==> flow/design.v <==
module submodulo_2 #(
    parameter DEBOUNCE_P =300,
    parameter SWITCH_MODE_MIN_T = 5000
)
(input logic clk,
                    input logic rst,
                    input logic pb,
                    output logic A,
                    output logic B
                    );
logic [15:0] Tp;
enum logic [2:0] {inicial, db, a, b, temp} estado;
logic reg_a, reg_b;
always_ff @(posedge rst, posedge clk)
    if (rst) begin
        Tp <= 0;
        estado <= inicial;
    end
    else begin
        case(estado)
            inicial: begin
                Tp <= 0;             
                if(pb == 1) estado <= db;
            end
            db: begin
                if(pb == 0) estado <= inicial;
                else if(Tp < DEBOUNCE_P) begin
                    estado <= db;
                    Tp <= Tp + 1;
                end
                else estado <= b;
            end
            b: begin
                if (pb == 0) begin
                    estado <= temp;
                    reg_b <= 1;
                end
                else if(Tp > SWITCH_MODE_MIN_T) estado <= a;
                else Tp <= Tp + 1;
            end
            a: begin
                if (pb == 0) begin
                    estado <= temp;
                    reg_a <= 1;
                end
            end
            temp: begin
                estado <= inicial;
            end
            default: estado <= inicial;
        endcase
    end
always_comb begin
    if(rst) begin
        A = 0;
        B = 0;
    end
    else
        case (estado)
            inicial: begin
                A = 0;
                B = 0;
            end
            db: begin
                A = 0;
                B = 0;
            end
            a: begin
                A = reg_a;
                B = 0;
            end
            b: begin
                A = 0;
                B = reg_b;
            end
            temp: begin
                A = reg_a;
                B = reg_b;
            end
            default:  begin
                A = 0;
                B = 0;
            end
        endcase
end
endmodule
## Reports on submodulo_2

The steps from the RTL of submodulo_2 to its reports follow in flow order.
Lines are those of the file above, counted from 1.
Library cell names are shortened.
Not given: -

| inputs | value |
|---|---|
| top module | submodulo_2 |
| clock input | clk |
| library | sky130hd |
| timing corner | tt_025C_1v80 |

## Elaborated design

Source: Yosys, flattened and elaborated, memories not mapped. Widths are those after wreduce. Registers that Yosys merges into a memory's read port (data or address) are not register bits. Print and check cells do not count. Equal cells are merged and count once.

| bit counts | value |
|---|---|
| bits in registers | 19 |
| bits of input ports | 3 |
| output and inout port bits | 2 |
| elaborated cells | 38 |

| cells by class | value |
|---|---|
| add/sub/neg operators | 1 |
| $lt $le $gt $ge | 2 |
| equality and inequality tests | 11 |
| multiplexer cells | 16 |
| reductions and logical operators | 6 |

Operator list:

| kind | number |
|---|---|
| 2-to-1 mux 16 bit | 4 |
| case mux 16 bit (select 3 bit) | 1 |
| adder 16 x 1 -> 16 bit with constant B | 1 |
| greater-than comparator 16 x 13 -> 1 bit with constant B | 1 |
| less-than comparator 16 x 9 -> 1 bit with constant B | 1 |
| != test 2 bit with constant B | 6 |
| case mux 3 bit (select 4 bit) | 1 |
| 2-to-1 mux 3 bit | 4 |
| == test 3 x 2 -> 1 bit with constant B | 2 |
| AND reduction 5 bit | 1 |
| OR reduction 2 bit | 2 |
| 2-to-1 mux 2 bit | 2 |
| 2-to-1 mux 1 bit | 4 |
| == test 3 x 1 -> 1 bit with constant B | 1 |
| == test 3 bit with constant B | 1 |
| != test 3 bit with constant B | 1 |
| zero test 3 bit | 1 |
| AND reduction 3 bit | 1 |
| nonzero test 3 bit | 1 |

## Depth

Yosys ltp: most cells in a row. Word level: on the elaborated netlist, between registers, memories and ports. Mapped: between sequential cells and ports; inverters and the memories' decode and read muxes count.

| depth | value |
|---|---|
| depth after elaboration | 4 |
| ABC_AREA | 0 |
| mapped depth | 8 |
| depth with buffers taken out | 7 |

## Netlist

Source: synth_stat.txt of the flow (Yosys; design flattened, memories mapped). It holds for the ABC_AREA given above (unset counts as 0); a run with the other value may have another netlist.
The area totals of this step are shown rounded.

| synthesis totals | value |
|---|---|
| cells in the netlist | 144 |
| cell area after synthesis | 1300 um2 |
| sequential part of the area | 530 um2 |
| flip-flop cells | 21 |
| buffer cells | 6 |

Cell types:

| cell type | number | area in all (um2) |
|---|---|---|
| dfrtp_1 | 20 | 500.48 |
| a31oi_1 | 16 | 100.096 |
| nand2_1 | 17 | 63.811 |
| nor4_1 | 9 | 56.304 |
| nand3_1 | 9 | 45.043 |
| nor2_1 | 10 | 37.536 |
| o21ai_0 | 6 | 30.029 |
| dfstp_2 | 1 | 26.275 |
| a21oi_1 | 5 | 25.024 |
| and3_1 | 4 | 25.024 |
| ha_1 | 2 | 25.024 |
| inv_1 | 6 | 22.522 |
| and2_1 | 3 | 18.768 |
| nand4_1 | 3 | 18.768 |
| o22a_1 | 2 | 17.517 |
| o211ai_1 | 2 | 15.014 |
| nor2b_1 | 2 | 12.512 |
| a2111o_1 | 1 | 11.261 |

Other cell types: 24; their cells: 26.

## Timing after synthesis

Path of least setup slack by OpenSTA after synthesis, without wires, with an ideal clock, recovery checks aside; 20% of the period is set as input and as output delay. Where synthesis merged equal registers, the netlist keeps one of their names.

| timing path post-synthesis | value |
|---|---|
| kind | reg-to-reg |
| from | reg Tp[15] |
| to | reg Tp[3] |
| period | 2.07 ns |
| library setup time | 0.065 ns |
| launch time at the first pin | 0.000 ns |
| data arrival time | 2.071 ns |
| required time | 2.005 ns |
| slack | -0.066 ns |
| path delay | 2.136 ns |
| stages on the path | 8 |
| buffers on the path | 2 |
| period reached after synthesis | 2.136 ns |

"path delay" is the arrival time less input delay plus setup time.
"stages on the path": output pins that drive a net of the path, with the launching flip-flop's if there is one; two outputs of one cell count as two.
"period reached after synthesis" is the clock period less the worst setup slack; recovery checks do not enter. This is arithmetic on one report: input and output delays are still those of the set period (20% each).
The rows between start and end are the longest chain of elaborated cells between them; the timing report does not say that the signal goes this way. Where chains are equally long, one stands for them.
Each line given opens the expression or statement behind the cell; cells for indexed reads and writes are added by Yosys, which also makes memories of some case tables.
A register here has more assigning lines than the two given.

| on the way, post-synthesis | value |
|---|---|
| cells stage by stage | dfrtp_1 -> or4_1 -> buf_2 -> o41a_1 -> buf_6 -> or3_4 -> a21oi_2 -> o22a_1 |
| length of the longest elaborated chain | 4 |
| elaborated cells on any way between the ends | 10 |
| RTL lines with such cells | 5 |
| those cells by class | compare (2); eq/ne (2); mux (5); reduce/logical (1) |

RTL lines, path post-synthesis:

| what | RTL line | RTL |
|---|---|---|
| from (decl) | 11 | `logic [15:0] Tp;` |
| from (assign) | 29 | `Tp <= Tp + 1;` |
| from (assign) | 39 | `else Tp <= Tp + 1;` |
| greater-than comparator 16 x 13 -> 1 bit | 38 | `else if(Tp > SWITCH_MODE_MIN_T) estado <= a;` |
| 2-to-1 mux 16 bit | 38 |  |
| 2-to-1 mux 16 bit | 34 | `if (pb == 0) begin` |
| case mux 16 bit (select 3 bit) | 20 | `case(estado)` |
| to (assign) | 29 |  |
| to (assign) | 39 |  |
| to (decl) | 11 |  |

## Path in the finished layout

From the final timing report of entry A: the path of least setup slack in the routed layout; clock arrival at registers is part of the times.

| timing path after layout | value |
|---|---|
| kind | reg-to-reg |
| from | reg Tp[12] |
| to | reg Tp[9] |
| period | 4.33 ns |
| library setup time | 0.13 ns |
| launch time at the first pin | 0.32 ns |
| data arrival time | 3.06 ns |
| required time | 4.50 ns |
| slack | 1.44 ns |
| stages on the path | 6 |
| buffers on the path | 0 |

The rows between start and end are the longest chain of elaborated cells between them; the timing report does not say that the signal goes this way. Where chains are equally long, one stands for them.
A register here has more assigning lines than the two given.

| on the way, after layout | value |
|---|---|
| cells stage by stage | dfrtp_1 -> or4_1 -> o41a_1 -> nor2_1 -> o211a_1 -> a31oi_1 |
| length of the longest elaborated chain | 4 |
| elaborated cells on any way between the ends | 10 |
| RTL lines with such cells | 5 |
| those cells by class | compare (2); eq/ne (2); mux (5); reduce/logical (1) |

RTL lines, path after layout:

| what | RTL line | RTL |
|---|---|---|
| from (decl) | 11 | `logic [15:0] Tp;` |
| from (assign) | 29 | `Tp <= Tp + 1;` |
| from (assign) | 39 | `else Tp <= Tp + 1;` |
| greater-than comparator 16 x 13 -> 1 bit | 38 | `else if(Tp > SWITCH_MODE_MIN_T) estado <= a;` |
| 2-to-1 mux 16 bit | 38 |  |
| 2-to-1 mux 16 bit | 34 | `if (pb == 0) begin` |
| case mux 16 bit (select 3 bit) | 20 | `case(estado)` |
| to (assign) | 29 |  |
| to (assign) | 39 |  |
| to (decl) | 11 |  |

Wiki page: submodulo_2 / flow data

Stored flow runs of submodulo_2 (2 of them; Yosys, OpenROAD, sky130hd). They differ in their settings and are not a sequence. Constraints: input delay and output delay 20% of the set period each, output load 0.01 pF.
"clock period reached": clock period set for the run, less the worst setup slack. It is reckoned from that one timing run; input and output delays stay at 20% of the period that was set.
"time of the worst setup path": the worst setup path's part of the clock period (all of it between registers, 20% less for each end at a port) less its slack. A launch clock that arrives late makes it longer, a capture clock that arrives late makes it shorter.
"overall power": no workload was simulated; the value follows from the tool's default switching activity.
Measured values are rounded.

## Entry A

==> flow/run.sh <==
#!/bin/bash
# the make line also repeats the synthesis and layout settings of config.mk as NAME=value (left out here)
make -C /OpenROAD-flow-scripts/flow DESIGN_CONFIG=/design/flow/config.mk WORK_HOME=/design/flow/orfs CLKGATE_MAP_FILE= finish
==> flow/config.mk <==
export PLATFORM = sky130hd
export DESIGN_NAME = submodulo_2
export DESIGN_NICKNAME = submodulo_2
export VERILOG_FILES = /design/flow/design.v
export SDC_FILE = /design/flow/constraint.sdc
export NUM_CORES = 4
export LEC_CHECK = 0
export CAP_MARGIN = 0
export CELL_PAD_IN_SITES_DETAIL_PLACEMENT = 2
export CELL_PAD_IN_SITES_GLOBAL_PLACEMENT = 3
export CORE_MARGIN = 6
export CORE_UTILIZATION = 43
export CTS_CLUSTER_SIZE = 70
export HOLD_SLACK_MARGIN = 0.05
export MIN_ROUTING_LAYER = met1
export PLACE_DENSITY_LB_ADDON = 0.28
export SETUP_SLACK_MARGIN = 0.16
export SLEW_MARGIN = 20
==> flow/constraint.sdc <==
create_clock -name core_clock -period 4.33 [get_ports {clk}]
set_input_delay 0.8660 -clock core_clock [delete_from_list [all_inputs] [get_ports {clk}]]
set_output_delay 0.8660 -clock core_clock [all_outputs]
set_load 0.01 [all_outputs]

| result of entry A | value |
|---|---|
| area of the die | 4300 um2 |
| time of the worst setup path | 2.89 ns |
| worst setup path type | reg-to-reg |
| overall power | 0.38 mW |
| final worst hold slack | 0.51 ns |
| setup slack of the worst path | 1.4 ns |
| post-synthesis cell area | 1300 um2 |
| final utilization | 0.48 |
| standard-cell area after layout | 1300 um2 |
| sum of negative setup slack | 0.000 ns |
| clock period reached | 2.889 ns |

## Entry B

==> flow/run.sh <==
#!/bin/bash
# the make line also repeats the synthesis and layout settings of config.mk as NAME=value (left out here)
make -C /OpenROAD-flow-scripts/flow DESIGN_CONFIG=/design/flow/config.mk WORK_HOME=/design/flow/orfs CLKGATE_MAP_FILE= finish
==> flow/config.mk <==
export PLATFORM = sky130hd
export DESIGN_NAME = submodulo_2
export DESIGN_NICKNAME = submodulo_2
export VERILOG_FILES = /design/flow/design.v
export SDC_FILE = /design/flow/constraint.sdc
export NUM_CORES = 4
export LEC_CHECK = 0
export CAP_MARGIN = 20
export CORE_MARGIN = 2
export CORE_UTILIZATION = 26
export SLEW_MARGIN = 20
==> flow/constraint.sdc <==
create_clock -name core_clock -period 2.43 [get_ports {clk}]
set_input_delay 0.4860 -clock core_clock [delete_from_list [all_inputs] [get_ports {clk}]]
set_output_delay 0.4860 -clock core_clock [all_outputs]
set_load 0.01 [all_outputs]

| result of entry B | value |
|---|---|
| area of the die | 5400 um2 |
| time of the worst setup path | 2.21 ns |
| worst setup path type | reg-to-reg |
| overall power | 0.74 mW |
| final worst hold slack | 0.52 ns |
| setup slack of the worst path | 0.22 ns |
| post-synthesis cell area | 1300 um2 |
| final utilization | 0.3 |
| standard-cell area after layout | 1400 um2 |
| sum of negative setup slack | 0.000 ns |
| clock period reached | 2.211 ns |
