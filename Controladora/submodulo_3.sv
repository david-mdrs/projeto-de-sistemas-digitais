==> flow/design.v <==
module submodulo_3 #(parameter AUTO_SHUTDOWN_T = 30000)
(
    input  logic clk,
    input  logic rst,
    input  logic infravermelho,
    input  logic enable,
    output logic C
);
logic [15:0] Tc;
enum logic [2:0] {inicial, contando, temp} estado;
always_ff @(posedge clk or posedge rst) begin
    if (rst) begin
        Tc     <= 0;
        estado <= inicial;
    end
    else begin
        case (estado)
            inicial: begin
                Tc <= 0;
                if (!infravermelho && enable)
                    estado <= contando;
            end
            contando: begin
                if (Tc < AUTO_SHUTDOWN_T) begin
                    Tc <= Tc + 1;
                end
                else begin
                    Tc <= 0;
                    if (infravermelho || !enable)
                        estado <= inicial;
                    else
                        estado <= temp;
                end
            end
            temp: estado <= inicial;
            default: estado <= inicial;
        endcase
    end
end
always_comb begin
    if (rst) C = 0;
    else begin
        case (estado)
            inicial:   C = 0;
            contando:  C = 0;
            temp:      C = 1;
            default:   C = 0;
        endcase
    end
end
endmodule
* Step by step through the tools: submodulo_3
What the tools print for submodulo_3, step after step. Lines are those of the file above, counted from 1. Library cell names are shortened. The mark n/a stands for no value.
Design: top submodulo_3, clock input clk, library sky130hd, timing corner tt_025C_1v80

* After elaboration
Source: Yosys, flattened and elaborated, memories not mapped. Widths are those after wreduce. Registers that Yosys merges into a memory's read port (data or address) are not register bits. Print and check cells do not count. Equal cells are merged and count once.
Storage and ports: cells after elaboration 23, input bits 4, bits in registers 19
Operators by class: reductions and logical operators 7, equal/unequal tests 4, $lt $le $gt $ge 1, multiplexer cells 8, $add $sub $neg 1
Operators by type and width (count):
- case mux 16 bit (select 2 bit) | 1
- adder 16 x 1 -> 16 bit (second input constant) | 1
- less-than comparator 16 x 15 -> 1 bit (second input constant) | 1
- 2-to-1 mux 16 bit | 1
- case mux 3 bit (select 2 bit) | 1
- 2-to-1 mux 3 bit | 2
- inequality test 2 bit (second input constant) | 2
- equality test 3 x 1 -> 1 bit (second input constant) | 1
- equality test 3 x 2 -> 1 bit (second input constant) | 1
- logical NOT 3 bit | 1
- logical NOT 1 bit | 2
- AND reduction 2 bit | 1
- nonzero test 2 bit | 1
- 2-to-1 mux 2 bit | 1
- 2-to-1 mux 1 bit | 2
- logical AND 1 bit | 1
- logical OR 1 bit | 1

* Longest topological paths
Longest topological path by Yosys (ltp), each cell counted once; first at word level (registers and memories cut), then after technology mapping (sequential cells cut; the memories' decode and read muxes count).
Depth: depth in word-level cells 5, ABC_AREA 1, mapped depth 9, depth with buffers taken out 8

* Netlist
Source: synth_stat.txt of the flow (Yosys; design flattened, memories mapped). It holds for the ABC_AREA given above (unset counts as 0); a run with the other value may have another netlist. The area totals of this step are shown rounded.
Synthesis totals: sequential area 477 µm², mapped cells 141, synthesis area 1140 µm², flip-flops 19
Cell types:
- dfrtp_1 | count 18, total area 450.432 µm²
- nand2_1 | count 40, total area 150.144 µm²
- nand3_1 | count 13, total area 65.062 µm²
- nor2_1 | count 15, total area 56.304 µm²
- xor2_1 | count 6, total area 52.55 µm²
- o21ai_2 | count 5, total area 43.792 µm²
- inv_1 | count 10, total area 37.536 µm²
- nand2_2 | count 5, total area 31.28 µm²
- nand4_1 | count 5, total area 31.28 µm²
- a21oi_2 | count 3, total area 26.275 µm²
- dfstp_2 | count 1, total area 26.275 µm²
- nor2_2 | count 4, total area 25.024 µm²
- nor2_4 | count 2, total area 22.522 µm²
- buf_12 | count 1, total area 20.019 µm²
- xnor2_1 | count 2, total area 17.517 µm²
- a21oi_4 | count 1, total area 16.266 µm²
- o21ai_0 | count 3, total area 15.014 µm²
- ha_1 | count 1, total area 12.512 µm²
Not listed: further types 6, cells in them 6.

* Timing after synthesis
Path of least setup slack by OpenSTA after synthesis, without wires, with an ideal clock, recovery checks aside; 20% of the period is set as input and as output delay. Where synthesis merged equal registers, the netlist keeps one of their names.
Timing after synthesis: kind reg2reg, start reg Tc[0], end reg Tc[8], setup slack 1.258 ns, setup time 0.119 ns, delay of the path 1.292 ns, time at the first pin 0.000 ns, stages 9, clock period 2.55 ns, data required time 2.431 ns, data arrival time 1.173 ns, period reached after synthesis 1.292 ns
"delay of the path" is the arrival time less input delay plus setup time. "stages": output pins that drive a net of the path, with the launching flip-flop's if there is one; two outputs of one cell count as two. "period reached after synthesis" is the clock period less the worst setup slack; recovery checks do not enter. This is arithmetic on one report: input and output delays are still those of the set period (20% each). Between the ends stands the longest chain of elaborated cells between them, by number of cells; it is not shown to be the way that was timed. Of several equally long chains one is given. Each line given opens the expression or statement behind the cell; cells for indexed reads and writes are added by Yosys, which also makes memories of some case tables. At most two assigning lines are given for a register; there are more.
On the way, after synthesis: cell sequence dfrtp_1 ha_1 nand3_1 nor2_2 nand2_1 nor2_1 nand2_1 nand2_1 a21oi_2, length of the longest elaborated chain 3, elaborated cells between the ends (all ways) 4, RTL lines with such cells 3, those cells by class 1 x add/sub; 1 x compare; 2 x mux
Ends and longest elaborated chain, after synthesis:
- start, declared | line 9 | logic [15:0] Tc;
- start, assigned | line 13 | Tc     <= 0;
- start, assigned | line 25 | Tc <= Tc + 1;
- adder 16 x 1 -> 16 bit | line 25
- 2-to-1 mux 16 bit | line 24 | if (Tc < AUTO_SHUTDOWN_T) begin
- case mux 16 bit (select 2 bit) | line 17 | case (estado)
- end, assigned | line 19 | Tc <= 0;
- end, assigned | line 25
- end, declared | line 9

* Worst path after layout
Path of least setup slack in the final report of run 2 (OpenROAD, finished layout, wires in). Where an end is a register, its clock arrival counts in the times.
Timing post-layout: kind in2out, start in rst, end out C, data arrival time 1.44 ns, setup slack 0.08 ns, external output delay 0.38 ns, clock period 1.9 ns, stages 3, data required time 1.52 ns, time at the first pin 0.38 ns, input delay 0.38 ns
Between the ends stands the longest chain of elaborated cells between them, by number of cells; it is not shown to be the way that was timed. Of several equally long chains one is given.
On the way, post-layout: cell sequence clkdlybuf4s50_1 nor2_1 clkdlybuf4s50_1, length of the longest elaborated chain 1, elaborated cells between the ends (all ways) 1, RTL lines with such cells 1, those cells by class 1 x mux
Ends and longest elaborated chain, post-layout:
- start, declared | line 4 | input  logic rst,
- 2-to-1 mux 1 bit | line 41 | if (rst) C = 0;
- end, declared | line 7 | output logic C

Top module submodulo_3; platform sky130hd; tools Yosys and OpenROAD; 2 stored runs in no particular order. Input and output delays are each 20% of the period that was set; the output load is 0.01 pF.
"clock period reached" means the clock period less the worst setup slack. The figure is calculated, with input and output delays left at 20% of the set period.
"worst setup path time" = time allowed to the worst setup path (clock period - input delay - output delay, where it has them) - its slack; a late launch clock adds to it, a late capture clock takes from it.
"total design power": no workload was simulated; the value follows from the tool's default switching activity.
Measured values are rounded.

* Run 1 | settings: period_ns 1.08; CORE_UTILIZATION 40; SETUP_SLACK_MARGIN 0.12; PLACE_DENSITY 0.51; CORE_ASPECT_RATIO 0.69; CELL_PAD_IN_SITES_DETAIL_PLACEMENT 2; TNS_END_PERCENT 50; GPL_ROUTABILITY_DRIVEN 1; SLEW_MARGIN 20; MIN_ROUTING_LAYER met1; CAP_MARGIN 20; CORE_MARGIN 2 | not finished: clock tree synthesis ended with error DPL-0033
* Run 2 | settings: period_ns 1.9; CORE_UTILIZATION 39; PLACE_DENSITY_LB_ADDON 0.27; HOLD_SLACK_MARGIN 0.22; CELL_PAD_IN_SITES_GLOBAL_PLACEMENT 3; ABC_AREA 1; CTS_CLUSTER_DIAMETER 25; MAX_ROUTING_LAYER met5; CAP_MARGIN 20; CORE_MARGIN 2; SLEW_MARGIN 20 | results: mapped cell area after synthesis 1140 µm²; die footprint 3370 µm²; standard-cell area of the final layout 1240 µm²; final utilization 0.448; setup slack of the worst path 0.083 ns; final setup TNS 0.000 ns; total design power 0.640 mW; clock period reached 1.817 ns; worst setup path time 1.06 ns; class of the worst setup path in2out
